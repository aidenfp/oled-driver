==> flow/design.v <==
`default_nettype none
module oled(input wire clk,
            input wire rst,
            input wire data_type_in,         
            input wire [3:0] byte_count_in,
            input wire [119:0] send_bytes_in,
            output logic spi_done,
            output logic cs,
            output logic mosi,
            output logic sclk,
            output logic d_c,
            output logic rst_out,
            output logic vcc_en,
            output logic pmod_en);
    enum {INITIAL, STARTUP, ACTIVE} state;
    logic internal_spi_done, data_type;
    logic [3:0] internal_byte_count, byte_count;
    logic [119:0] internal_send_bytes, send_bytes;
    oled_spi spi(.clk(clk), .rst(rst), .data_type(data_type),
       .byte_count(byte_count), .send_bytes(send_bytes), .cs(cs),
       .mosi(mosi), .sclk(sclk), .d_c(d_c), .done(internal_spi_done));
   oled_startup s_comm(.command(command_count), .comm_length(internal_byte_count),
       .comm_data(internal_send_bytes));
    always_comb begin
        case(state)
            INITIAL: begin
                data_type = 1'b0;
                byte_count = 1'b0;
                send_bytes = 120'b0;
                spi_done = 1'b0;
            end
            STARTUP: begin
                data_type = 1'b0;
                byte_count = internal_byte_count;
                send_bytes = internal_send_bytes;
                spi_done = 1'b0;
            end
            ACTIVE: begin
                data_type  = data_type_in;
                byte_count = byte_count_in;
                send_bytes = send_bytes_in;
                spi_done = internal_spi_done;
            end
            default: begin
                data_type = 1'b0;
                byte_count = 4'b0;
                send_bytes = 120'b0;
                spi_done = 1'b0;
            end
        endcase
    end
    logic vcc_en_wait;
    logic [4:0] command_count;
    logic [24:0] cycle_count;
    always_ff @(posedge clk) begin
        if(rst) begin
            state <= INITIAL;
            command_count <= 0;
            cycle_count <= 0;
            rst_out <= 1'b1;
            vcc_en <= 1'b0;
            pmod_en <= 1'b1;
            vcc_en_wait <= 1'b1;
        end else begin
            case(state)
                INITIAL: begin
                    if(rst_out && cycle_count > 2000000)
                        rst_out <= 1'b0;  
                    else if(~rst_out && cycle_count > 2000300) begin
                        rst_out <= 1'b1;  
                        state <= STARTUP;
                        cycle_count <= 0;
                    end else cycle_count <= cycle_count + 1;
                end
                STARTUP: begin
                    if(command_count < 25) begin
                        if(internal_spi_done || (vcc_en_wait && command_count == 23)) begin
                            if(command_count == 23) begin
                                vcc_en <= 1'b1;
                                if(cycle_count > 2500000) begin
                                    vcc_en_wait <= 1'b0;
                                    command_count <= command_count + 1;
                                    cycle_count <= 0;
                                end else cycle_count <= cycle_count + 1;
                            end else 
                                command_count <= command_count + 1;
                        end
                    end else if(cycle_count > 10000000) state <= ACTIVE;  
                    else cycle_count <= cycle_count + 1;
                end
            endcase
        end
    end
endmodule
module oled_spi(input wire clk,
                input wire rst,
                input wire data_type,            
                input wire [3:0] byte_count,     
                input wire [119:0] send_bytes,
                output logic cs,
                output logic mosi,
                output logic sclk,
                output logic d_c,
                output logic done);
    logic [1:0] state, next_state;
    localparam  IDLE = 2'b00,
                STARTING = 2'b01,
                SENDING = 2'b11;
    always_comb begin
        case(state)
            IDLE: next_state = byte_count != 0 ? STARTING : IDLE;
            STARTING: next_state = ~sclk && prev_sclk ? SENDING : STARTING;  
            SENDING: next_state = bytes_left == 0 && cycle_count == 15 ? IDLE : SENDING;  
            default: next_state = IDLE;
        endcase
    end
    logic clk_5mhz;
    assign clk_5mhz = cycle_count < 10 ? 1'b0 : 1'b1;
    logic send_type;
    logic prev_sclk;
    logic [3:0] bytes_left, bit_count;
    logic [4:0] cycle_count;
    logic [119:0] data;
    always_ff @(posedge clk) begin
        if(rst) begin
            mosi <= 1'b0;
            done <= 1'b0;
            state <= IDLE;
            send_type <= 1'b0;
            bit_count <= 3'h0;
            cycle_count <= 5'h0;
            bytes_left <= 4'h0;
            data <= 120'h0;
        end else begin
            cycle_count <= (cycle_count + 1) % 20;  
            state <= next_state;
            prev_sclk <= sclk;
            case(state)
                IDLE: begin
                    done <= 1'b0;
                    if(next_state == STARTING) begin
                        send_type <= data_type;
                        bit_count <= 0;
                        cycle_count <= 0;
                        bytes_left <= byte_count;
                        data <= send_bytes;
                    end
                end
                STARTING: begin
                end
                SENDING: begin
                    if(bytes_left > 0) begin
                        if(cycle_count == 4) begin
                            mosi <= data[119];
                            data <= data << 1;
                            if(bit_count == 7) begin
                                bit_count <= 0;
                                bytes_left <= bytes_left - 1;
                            end else bit_count <= bit_count + 1;
                        end
                    end
                    if(next_state == IDLE) 
                        done <= 1'b1;
                end
            endcase
        end
    end
    always_comb begin
        sclk = clk_5mhz;
        cs = state != SENDING;
        d_c = send_type;
    end
endmodule
module oled_startup(input wire [4:0] command,
                    output logic [3:0] comm_length,
                    output logic [119:0] comm_data);
    always_comb begin
        case(command) 
            0: begin  
                comm_length = 2;
                comm_data = {8'hFD, 8'h12, 104'b0};
            end
            1: begin  
                comm_length = 1;
                comm_data = {8'hAE, 112'b0};
            end
            2: begin  
                comm_length = 2;
                comm_data = {8'hA0, 2'b01, 3'b100, 3'b000, 104'b0};
            end
            3: begin  
                comm_length = 2;
                comm_data = {8'hA1, 8'h00, 104'b0};
            end
            4: begin  
                comm_length = 2;
                comm_data = {8'hA2, 8'h00, 104'b0};
            end
            5: begin  
                comm_length = 1;
                comm_data = {8'hA4, 112'b0};
            end
            6: begin  
                comm_length = 2;
                comm_data = {8'hA8, 8'h3F, 104'b0};
            end
            7: begin  
                comm_length = 2;
                comm_data = {8'hAD, 8'h8E, 104'b0};
            end
            8: begin  
                comm_length = 2;
                comm_data = {8'hB0, 8'h0, 104'b0};
            end
            9: begin  
                comm_length = 2;
                comm_data = {8'hB1, 8'h74, 104'b0};
            end
            10: begin  
                comm_length = 2;
                comm_data = {8'hB3, 8'hD0, 104'b0};
            end
            11: begin  
                comm_length = 2;
                comm_data = {8'h8A, 8'h80, 104'b0};
            end
            12: begin  
                comm_length = 2;
                comm_data = {8'h8B, 8'h80, 104'b0};
            end
            13: begin  
                comm_length = 2;
                comm_data = {8'h8C, 8'h80, 104'b0};
            end
            14: begin  
                comm_length = 2;
                comm_data = {8'hBB, 8'h3E, 104'b0};
            end
            15: begin  
                comm_length = 2;
                comm_data = {8'hBE, 8'h3E, 104'b0};
            end
            16: begin  
                comm_length = 2;
                comm_data = {8'h87, 8'h0F, 104'b0};
            end
            17: begin  
                comm_length = 2;
                comm_data = {8'h81, 8'hFF, 104'b0};
            end
            18: begin  
                comm_length = 2;
                comm_data = {8'h82, 8'hFF, 104'b0};
            end
            19: begin  
                comm_length = 2;
                comm_data = {8'h83, 8'hFF, 104'b0};
            end
            20: begin  
                comm_length = 1;
                comm_data = {8'h2E, 112'b0};
            end
            21: begin  
                comm_length = 3;
                comm_data = {8'h15, 8'h00, 8'h5F, 96'b0};
            end
            22: begin  
                comm_length = 3;
                comm_data = {8'h75, 8'h00, 8'h3F, 96'b0};
            end
            23: begin  
                comm_length = 5;
                comm_data = {8'h25, 8'h0, 8'h0, 8'h5F, 8'h3F, 80'b0};
            end
            24: begin  
                comm_length = 1;
                comm_data = {8'hAF, 112'b0};
            end
            default: begin
                comm_length = 0;
                comm_data = 0;
            end
        endcase
    end
endmodule
== Reports on oled ==
What the tools print for oled, step after step.
Line numbers count from 1 in the design file above.
A cell with n/a has no value.

* Design top: oled
* Clock: clk
* Cell library: sky130hd
* Library corner: tt_025C_1v80

== After elaboration ==
Yosys after proc, flatten, opt, wreduce and memory -nomap, before mapping. Print and check cells are not counted. Equal cells are merged and count once.
Memory sizes are those after Yosys's memory passes, which may raise the word count (mostly to a power of two), join words into wider ones and drop unused or constant bits.

* Bits in registers: 204
* Bits in latches: 0
* Memory bits (writable): 0
* Bits in read-only memories: 1216
* Word width x clocked read ports: 38
* Memories: 1
* Input bits: 127
* Output and inout bits: 8
* Cells after elaboration: 124

{| class="wikitable"
|+ Memory list
! memory !! words !! width !! read ports !! write ports !! line !! text
|-
| (name not given) || 32 || 38 || 1 || 0 || 178 || <nowiki>case(command)</nowiki>
|}

* $add $sub $neg: 5
* $mul: 0
* Divide/modulo/power cells: 1
* Magnitude comparators: 7
* Equality and inequality tests: 23
* Shift operators: 0
* Muxes and demuxes: 46
* Bitwise operators: 1
* Reductions and logical operators: 25

{| class="wikitable"
|+ Operators with widths
! operator !! number
|-
| 120-bit parallel mux with 2-bit select || 2
|-
| 120-bit two-way mux || 3
|-
| 25-bit two-way mux || 7
|-
| 32-bit by 5-bit remainder unit with 32-bit output with constant B || 1
|-
| 32-bit two-way mux || 4
|-
| 32-bit parallel mux with 2-bit select || 1
|-
| 25-bit by 21-bit greater-than comparator with 1-bit output with constant B || 2
|-
| 25-bit parallel mux with 2-bit select || 1
|-
| 32-bit by 1-bit equality test with 1-bit output with constant B || 1
|-
| 32-bit by 2-bit equality test with 1-bit output with constant B || 1
|-
| 32-bit zero test || 1
|-
| 4-bit two-way mux || 8
|-
| 5-bit two-way mux || 6
|-
| 25-bit by 1-bit adder with 25-bit output with constant B || 1
|-
| 25-bit by 22-bit greater-than comparator with 1-bit output with constant B || 1
|-
| 25-bit by 24-bit greater-than comparator with 1-bit output with constant B || 1
|-
| 4-bit parallel mux with 2-bit select || 3
|-
| 5-bit AND reduction || 4
|-
| 2-bit by 1-bit != test with 1-bit output with constant B || 6
|-
| 4-bit AND reduction || 3
|-
| 2-bit != test with constant B || 5
|-
| 3-bit != test with constant B || 3
|-
| 1-bit two-way mux || 7
|-
| 2-bit AND reduction || 3
|-
| 2-bit nonzero test || 3
|-
| 5-bit by 1-bit adder with 6-bit output with constant B || 1
|-
| 2-bit parallel mux with 3-bit select || 1
|-
| 1-bit logical AND || 5
|}

Not listed: further kinds 20, cells in them 23.

== Logic depth ==
Longest topological path by Yosys (ltp), each cell counted once; first at word level (registers and memories cut), then after technology mapping (sequential cells cut; the memories' decode and read muxes count).

* Depth after elaboration: 8
* ABC_AREA: 0
* Gate-level depth with buffers: 16

== After synthesis ==
The flow's flattened synthesis, as Yosys stat reports it; memories are mapped. The netlist is that of the ABC_AREA named above (0 if unset); the other value can give another one.

* Cells in the netlist: 1221
* Chip area (Yosys): 9605.5 µm²
* Sequential part of the area: 3973.8 µm²
* Mapped flip-flops: 198
* Buffer cells: 113

{| class="wikitable"
|+ Cells by type
! cell type !! number
|-
| sky130_fd_sc_hd__dfxtp_1 || 197
|-
| sky130_fd_sc_hd__a221oi_1 || 86
|-
| sky130_fd_sc_hd__nor2_1 || 162
|-
| sky130_fd_sc_hd__nand2_1 || 147
|-
| sky130_fd_sc_hd__nor3_1 || 95
|-
| sky130_fd_sc_hd__a21oi_1 || 87
|-
| sky130_fd_sc_hd__clkbuf_1 || 99
|-
| sky130_fd_sc_hd__o21ai_0 || 56
|-
| sky130_fd_sc_hd__ha_1 || 19
|-
| sky130_fd_sc_hd__a22oi_1 || 25
|-
| sky130_fd_sc_hd__xnor2_1 || 16
|-
| sky130_fd_sc_hd__nand3_1 || 27
|-
| sky130_fd_sc_hd__xor2_1 || 11
|-
| sky130_fd_sc_hd__inv_1 || 25
|-
| sky130_fd_sc_hd__nor4_1 || 13
|-
| sky130_fd_sc_hd__mux2i_1 || 8
|-
| sky130_fd_sc_hd__nand4_1 || 11
|-
| sky130_fd_sc_hd__or3_1 || 9
|}

Other cell types: 57; their cells: 128.
The figures by module come from a second, unflattened synthesis with its own total; it is not the netlist above.

* Cells (unflattened synthesis): 1324
* Area (unflattened synthesis): 11498.5 µm²

Rows give one instance, submodules left out.

{| class="wikitable"
|+ Modules
! module !! times used !! cells !! area (µm²) !! seq. area (µm²)
|-
| oled_spi || 1 || 680 || 6451.2 || 2812.7
|-
| oled || 1 || 439 || 3568.4 || 720.7
|-
| oled_startup || 1 || 205 || 1478.9 || 0.0
|}

== Timing after synthesis ==
Source: OpenSTA report_checks on the synthesized netlist (no wires, ideal clock, input and output delay 20% of the period each), path of least setup slack; recovery checks are left aside. Register names are those of the netlist, which keeps one name where synthesis merged equal registers.

* Path type: flip-flop to flip-flop
* Start point: register cycle_count[9]
* End point: register (name not given)
* Clock period: 3670 ps
* Arrival time: 3503 ps
* Data required time: 3540 ps
* Slack: 36 ps
* Path delay: 3633 ps
* Driving pins on the path: 15
* Buffers on the path: 1
* Synthesis period reached: 3634 ps

"path delay" is the arrival time less input delay plus setup time.
"driving pins on the path" counts driving pins, that of a launching flip-flop among them; a cell with two outputs on the path counts twice.
"synthesis period reached" is the clock period less the worst setup slack; recovery checks do not enter. This is arithmetic on one report: input and output delays are still those of the set period (20% each).
Between the ends stands the longest chain of elaborated cells between them, by number of cells; it is not shown to be the way that was timed. Of several equally long chains one is given.
Each line given opens the expression or statement behind the cell; cells for indexed reads and writes are added by Yosys, which also makes memories of some case tables.
At most two assigning lines are given for a register; there are more.

* Cell sequence: sky130_fd_sc_hd__dfxtp_1 -> sky130_fd_sc_hd__buf_6 -> sky130_fd_sc_hd__or4b_4 -> sky130_fd_sc_hd__or4_1 -> sky130_fd_sc_hd__or3_1 -> sky130_fd_sc_hd__nand3_1 -> sky130_fd_sc_hd__mux2i_1 -> sky130_fd_sc_hd__nor2_1 -> sky130_fd_sc_hd__inv_1 -> sky130_fd_sc_hd__ha_1 -> sky130_fd_sc_hd__nand3_1 -> sky130_fd_sc_hd__o211ai_1 -> sky130_fd_sc_hd__or3b_2 -> sky130_fd_sc_hd__a21oi_1 -> sky130_fd_sc_hd__a31oi_1
* Length of the longest elaborated chain: 5

{| class="wikitable"
|+ RTL lines, path after synthesis
! element !! line !! text
|-
| start, declared || 54 || <nowiki>logic [24:0] cycle_count;</nowiki>
|-
| start, assigned || 73 || <nowiki>end else cycle_count <= cycle_count + 1;</nowiki>
|-
| start, assigned || 84 || <nowiki>end else cycle_count <= cycle_count + 1;</nowiki>
|-
| 25-bit by 22-bit greater-than comparator with 1-bit output || 80 || <nowiki>if(cycle_count > 2500000) begin</nowiki>
|-
| 5-bit two-way mux || 80 ||
|-
| 5-bit two-way mux || 78 || <nowiki>if(command_count == 23) begin</nowiki>
|-
| 5-bit two-way mux x2 || n/a ||
|}

== Timing after layout ==
Path of least setup slack in the final report of flow run 1 (OpenROAD, finished layout, wires in). Where an end is a register, its clock arrival counts in the times.
The path's times are printed in steps of 10 ps; the period is the one set.

* Path type: flip-flop to flip-flop
* Start point: register command_count[1]
* End point: register (name not given)
* Clock period: 5190 ps
* Arrival time: 4770 ps
* Data required time: 5490 ps
* Slack: 720 ps
* Driving pins on the path: 17
* Buffers on the path: 2

Between the ends stands the longest chain of elaborated cells between them, by number of cells; it is not shown to be the way that was timed. Of several equally long chains one is given.
At most two assigning lines are given for a register; there are more.

* Cell sequence: sky130_fd_sc_hd__dfxtp_1 -> sky130_fd_sc_hd__ha_1 -> sky130_fd_sc_hd__clkbuf_1 -> sky130_fd_sc_hd__and4b_1 -> sky130_fd_sc_hd__a21o_1 -> sky130_fd_sc_hd__nor2b_1 -> sky130_fd_sc_hd__clkbuf_1 -> sky130_fd_sc_hd__nand3_1 -> sky130_fd_sc_hd__mux2i_1 -> sky130_fd_sc_hd__nor2_1 -> sky130_fd_sc_hd__inv_1 -> sky130_fd_sc_hd__ha_1 -> sky130_fd_sc_hd__nand3_1 -> sky130_fd_sc_hd__o211ai_1 -> sky130_fd_sc_hd__or3b_2 -> sky130_fd_sc_hd__a21oi_1 -> sky130_fd_sc_hd__a31oi_1
* Length of the longest elaborated chain: 6

{| class="wikitable"
|+ RTL lines, path after layout
! element !! line !! text
|-
| start, declared || 53 || <nowiki>logic [4:0] command_count;</nowiki>
|-
| start, assigned || 82 || <nowiki>command_count <= command_count + 1;</nowiki>
|-
| start, assigned || 86 || <nowiki>command_count <= command_count + 1;</nowiki>
|-
| 5-bit equality test || 77 || <nowiki>if(internal_spi_done || (vcc_en_wait && command_count == 23)) begin</nowiki>
|-
| 1-bit logical AND || 77 ||
|-
| 1-bit logical OR || 77 ||
|-
| 4-bit AND reduction || n/a ||
|-
| 5-bit two-way mux x2 || n/a ||
|}

Stored flow runs of oled (2 of them; Yosys, OpenROAD, sky130hd). They differ in their settings and are not a sequence. Constraints: input delay and output delay 20% of the set period each, output load 0.01 pF.
"achieved period" = clock period - worst setup slack. The figure is calculated, with input and output delays left at 20% of the set period.
"time used up by the worst setup path" means the part of the period allowed to the worst setup path (the constraints hold back 20% at inputs and 20% at outputs) less its slack; where the path has registers, the arrival times of their clocks count too.
"total power of the final layout": no workload was simulated; the value follows from the tool's default switching activity.
"time used up by the worst setup path" is known to 10 ps.

=== Flow run 1 ===
{| class="wikitable"
! Setting !! Value
|-
| period_ns || 5.19
|-
| CORE_UTILIZATION || 47
|-
| CORE_ASPECT_RATIO || 1.05
|-
| CELL_PAD_IN_SITES_GLOBAL_PLACEMENT || 0
|-
| ABC_AREA || 0
|-
| GPL_TIMING_DRIVEN || 0
|-
| SLEW_MARGIN || 0
|-
| MAX_ROUTING_LAYER || met4
|-
| CAP_MARGIN || 20
|-
| CORE_MARGIN || 2
|-
! Result !! Value
|-
| Die area || 21597.6 µm²
|-
| Time used up by the worst setup path || 4470 ps
|-
| Worst setup path kind || flip-flop to flip-flop
|-
| Worst setup slack after layout || 718 ps
|-
| Total power of the final layout || 3.009 mW
|-
| Standard-cell area of the final layout || 11871.4 µm²
|-
| Chip area after synthesis (Yosys) || 9605.5 µm²
|-
| Total negative setup slack || 0 ps
|-
| Achieved period || 4472 ps
|}

=== Flow run 2 ===
{| class="wikitable"
! Setting !! Value
|-
| period_ns || 4.54
|-
| CAP_MARGIN || 20
|-
| CORE_MARGIN || 2
|-
| CORE_UTILIZATION || 40
|-
| SLEW_MARGIN || 20
|-
! Result !! Value
|-
| Die area || 25269.9 µm²
|-
| Time used up by the worst setup path || 4070 ps
|-
| Worst setup path kind || flip-flop to flip-flop
|-
| Worst setup slack after layout || 471 ps
|-
| Total power of the final layout || 3.548 mW
|-
| Standard-cell area of the final layout || 11691.2 µm²
|-
| Chip area after synthesis (Yosys) || 9605.5 µm²
|-
| Total negative setup slack || 0 ps
|-
| Achieved period || 4069 ps
|}
