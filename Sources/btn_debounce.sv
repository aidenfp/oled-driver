==> flow/design.v <==
module btn_debounce(input wire clk,
                    input wire rst,
                    input wire [3:0] btn_in,
                    output logic [3:0] btn_out);
    logic [19:0] count [3:0];
    logic [3:0] new_input;
    always_ff @(posedge clk) begin
        if(rst) begin
            for (int i = 0; i < 4; i++) 
                count[i] <= 0;
            new_input <= btn_in;
        end else begin
            for (int i = 0; i < 4; i++) begin
                if(btn_in[i] != new_input[i]) begin
                    new_input[i] <= btn_in[i];
                    count[i] <= 0;
                end else if (count[i] == 1000000) btn_out[i] <= new_input[i];
                else count[i] <= count[i] + 1;
            end
        end
    end
endmodule
# From RTL to reports: btn_debounce
# What the tools print for btn_debounce, step after step.
# Line numbers count from 1 in the design file above.
# Operators carry their Yosys type and port widths (W data, S select, Z words).
# Cell names lack the library's common part.
# The mark n/a stands for no value.
[design] top="btn_debounce" clock_port="clk" cell_library="sky130hd" lib_corner="tt_025C_1v80"

# Elaborated design
# Source: Yosys, flattened and elaborated. Widths are those after wreduce. Registers that Yosys merges into a memory's read port (data or address) are not register bits. Print and check cells do not count.
[bits] output_inout_bits=4 wordCells=49 input_bits=6 regBits=88
[op_classes] addsub=4 bitwise=5 n_eq=8 muxes=8 reduce_logical=12
[ops] operator="$add A20 B1 Y20 const B" count=4
[ops] operator="$eq A20 B20 Y1 const B" count=4
[ops] operator="$reduce_and A3 Y1" count=4
[ops] operator="$reduce_bool A2 Y1" count=4
[ops] operator="$reduce_or A2 Y1" count=4
[ops] operator="$mux W1" count=8
[ops] operator="$not A1 Y1" count=5
[ops] operator="$ne A1 B1 Y1" count=4

# Longest topological paths
# Longest topological path by Yosys (ltp), each cell counted once; first at word level (registers and memories cut), then after technology mapping (sequential cells cut; the memories' decode and read muxes count).
[logic_depth] ltp_word=3 abc_area=0 ltp_mapped=7 ltp_nobuf=6

# Mapped cells and area
# Source: synth_stat.txt of the flow (Yosys; design flattened, memories mapped). It holds for the ABC_AREA given above (unset counts as 0); a run with the other value may have another netlist.
[synth_totals] ffs=88 mapped_area_um2=3995.1 seq_area_um2=1841.8 buf_cells=13 cells=444
[types] cell_type="dfxtp_1" count=80 area_total_um2=1.6E+03
[types] cell_type="xor2_1" count=48 area_total_um2=420.403
[types] cell_type="nor2_1" count=81 area_total_um2=304.042
[types] cell_type="edfxtp_1" count=8 area_total_um2=240.23
[types] cell_type="nand3_1" count=31 area_total_um2=155.149
[types] cell_type="xnor2_1" count=17 area_total_um2=148.893
[types] cell_type="nand4_1" count=21 area_total_um2=131.376
[types] cell_type="nand2_1" count=31 area_total_um2=116.362
[types] cell_type="ha_1" count=8 area_total_um2=100.096
[types] cell_type="and4_1" count=11 area_total_um2=96.342
[types] cell_type="a21oi_1" count=15 area_total_um2=75.072
[types] cell_type="nor4b_1" count=8 area_total_um2=70.067
[types] cell_type="nand2b_1" count=8 area_total_um2=50.048
[types] cell_type="or3_1" count=8 area_total_um2=50.048
[types] cell_type="o21ai_0" count=9 area_total_um2=45.043
[types] cell_type="inv_1" count=11 area_total_um2=41.29
[types] cell_type="and3_1" count=6 area_total_um2=37.536
[types] cell_type="clkbuf_1" count=8 area_total_um2=30.029
# Other cell types: 19; their cells: 35.

# Timing after synthesis
# OpenSTA on the mapped netlist: ideal clock, no wires. The path of least setup slack (recovery checks aside). Input and output delay are each 20% of the period. Register names are those of the netlist, which keeps one name where synthesis merged equal registers.
[synth_path] path_kind="reg2reg" from="reg count[3][5]" to="reg btn_out[3]" n_path_buf=1 slack_ns=2.162 path_delay_ns=1.658 setup_ns=0.299 t_required_ns=3.521 launch_ns=0.000 clock_period_ns=3.82 driving_pins=6 t_arrival_ns=1.359 period_less_setup_slack_ns=1.658
# "path_delay_ns" is the arrival time less input delay plus setup time.
# "driving_pins" counts driving pins, that of a launching flip-flop among them; a cell with two outputs on the path counts twice.
# "period_less_setup_slack_ns" is the clock period less the worst setup slack; recovery checks do not enter. This is arithmetic on one report: input and output delays are still those of the set period (20% each).
# Between the ends stands the longest chain of elaborated cells between them, by number of cells; it is not shown to be the way that was timed. Of several equally long chains one is given.
# A line is the first line of the expression or statement that the cell stems from. Yosys adds cells for indexed reads and writes and turns some case tables into memories.
# At most two assigning lines are given for a register; there are more.
[synth_via] cell_sequence="dfxtp_1 -> nor4bb_2 -> nand2_1 -> or4_1 -> buf_2 -> nor2_1" elab_chain_cells=2
[synth_rtl] element="start: declaration" line=5 rtl="logic [19:0] count [3:0];"
[synth_rtl] element="start: assignment" line=10 rtl="count[i] <= 0;"
[synth_rtl] element="start: assignment" line=18 rtl="else count[i] <= count[i] + 1;"
[synth_rtl] element="$eq A20 B20 Y1" line=17 rtl="end else if (count[i] == 1000000) btn_out[i] <= new_input[i];"
[synth_rtl] element="$reduce_and A3 Y1"
[synth_rtl] element="end: assignment" line=17
[synth_rtl] element="end: declaration" line=4 rtl="output logic [3:0] btn_out);"

# Worst path after layout
# From the final timing report of job 1: the path of least setup slack in the routed layout; clock arrival at registers is part of the times.
[layout_path] path_kind="reg2reg" from="reg count[1][0]" to="reg count[1][16]" t_arrival_ns=2.07 n_path_buf=0 t_required_ns=3.14 driving_pins=7 launch_ns=0.34 clock_period_ns=2.92 setup_ns=0.12 slack_ns=1.07
# Between the ends stands the longest chain of elaborated cells between them, by number of cells; it is not shown to be the way that was timed. Of several equally long chains one is given.
# At most two assigning lines are given for a register; there are more.
[layout_via] cell_sequence="dfxtp_1 -> ha_1 -> nand3_1 -> nor4_1 -> nand3_1 -> xor2_1 -> nor2_1" elab_chain_cells=1
[layout_rtl] element="start: declaration" line=5 rtl="logic [19:0] count [3:0];"
[layout_rtl] element="start: assignment" line=10 rtl="count[i] <= 0;"
[layout_rtl] element="start: assignment" line=18 rtl="else count[i] <= count[i] + 1;"
[layout_rtl] element="$add A20 B1 Y20" line=18
[layout_rtl] element="end: assignment" line=16 rtl="count[i] <= 0;"
[layout_rtl] element="end: assignment" line=18
[layout_rtl] element="end: declaration" line=5

2 stored runs of btn_debounce in the flow (synthesis by Yosys, layout by OpenROAD, sky130hd cells), in arbitrary order. Constraints: input delay and output delay 20% of the set period each, output load 0.01 pF.
By "achievedPeriod_ns" is meant the clock period of the run minus its worst setup slack. This is arithmetic on one report: input and output delays are still those of the set period (20% each).
"worst_setup_path_time_ns" = time allowed to the worst setup path (clock period - input delay - output delay, where it has them) - its slack; a late launch clock adds to it, a late capture clock takes from it.

[flow] job 1: files
==> flow/run.sh <==
#!/bin/bash
# the make line also repeats the synthesis and layout settings of config.mk as NAME=value (left out here)
make -C /OpenROAD-flow-scripts/flow DESIGN_CONFIG=/design/flow/config.mk WORK_HOME=/design/flow/orfs CLKGATE_MAP_FILE= finish
==> flow/config.mk <==
export PLATFORM = sky130hd
export DESIGN_NAME = btn_debounce
export DESIGN_NICKNAME = btn_debounce
export VERILOG_FILES = /design/flow/design.v
export SDC_FILE = /design/flow/constraint.sdc
export NUM_CORES = 4
export LEC_CHECK = 0
export CAP_MARGIN = 20
export CORE_MARGIN = 2
export CORE_UTILIZATION = 40
export SLEW_MARGIN = 20
==> flow/constraint.sdc <==
create_clock -name core_clock -period 2.92 [get_ports {clk}]
set_input_delay 0.5840 -clock core_clock [delete_from_list [all_inputs] [get_ports {clk}]]
set_output_delay 0.5840 -clock core_clock [all_outputs]
set_load 0.01 [all_outputs]

[flow] job 1: metrics
[metrics] achievedPeriod_ns = 1.850
[metrics] post_route_util_frac = 0.45
[metrics] ws_setup_ns = 1.070
[metrics] post_synth_area_um2 = 3995.1
[metrics] ws_hold_ns = 0.490
[metrics] die_um2 = 10803.5
[metrics] worst_setup_path_time_ns = 1.85
[metrics] worst_setup_path_type = reg2reg
[metrics] total_negative_slack_ns = 0.000

[flow] job 2: files
==> flow/run.sh <==
#!/bin/bash
# the make line also repeats the synthesis and layout settings of config.mk as NAME=value (left out here)
make -C /OpenROAD-flow-scripts/flow DESIGN_CONFIG=/design/flow/config.mk WORK_HOME=/design/flow/orfs CLKGATE_MAP_FILE= finish
==> flow/config.mk <==
export PLATFORM = sky130hd
export DESIGN_NAME = btn_debounce
export DESIGN_NICKNAME = btn_debounce
export VERILOG_FILES = /design/flow/design.v
export SDC_FILE = /design/flow/constraint.sdc
export NUM_CORES = 4
export LEC_CHECK = 0
export CAP_MARGIN = 20
export CELL_PAD_IN_SITES_GLOBAL_PLACEMENT = 2
export CORE_ASPECT_RATIO = 1.04
export CORE_MARGIN = 8
export CORE_UTILIZATION = 55
export CTS_CLUSTER_SIZE = 83
export MAX_ROUTING_LAYER = met5
export MIN_ROUTING_LAYER = met2
export PLACE_DENSITY_LB_ADDON = 0.03
export SLEW_MARGIN = 0
export TNS_END_PERCENT = 45
==> flow/constraint.sdc <==
create_clock -name core_clock -period 0.972 [get_ports {clk}]
set_input_delay 0.1944 -clock core_clock [delete_from_list [all_inputs] [get_ports {clk}]]
set_output_delay 0.1944 -clock core_clock [all_outputs]
set_load 0.01 [all_outputs]

[flow] job 2: no results, placement failed with FLW-0024
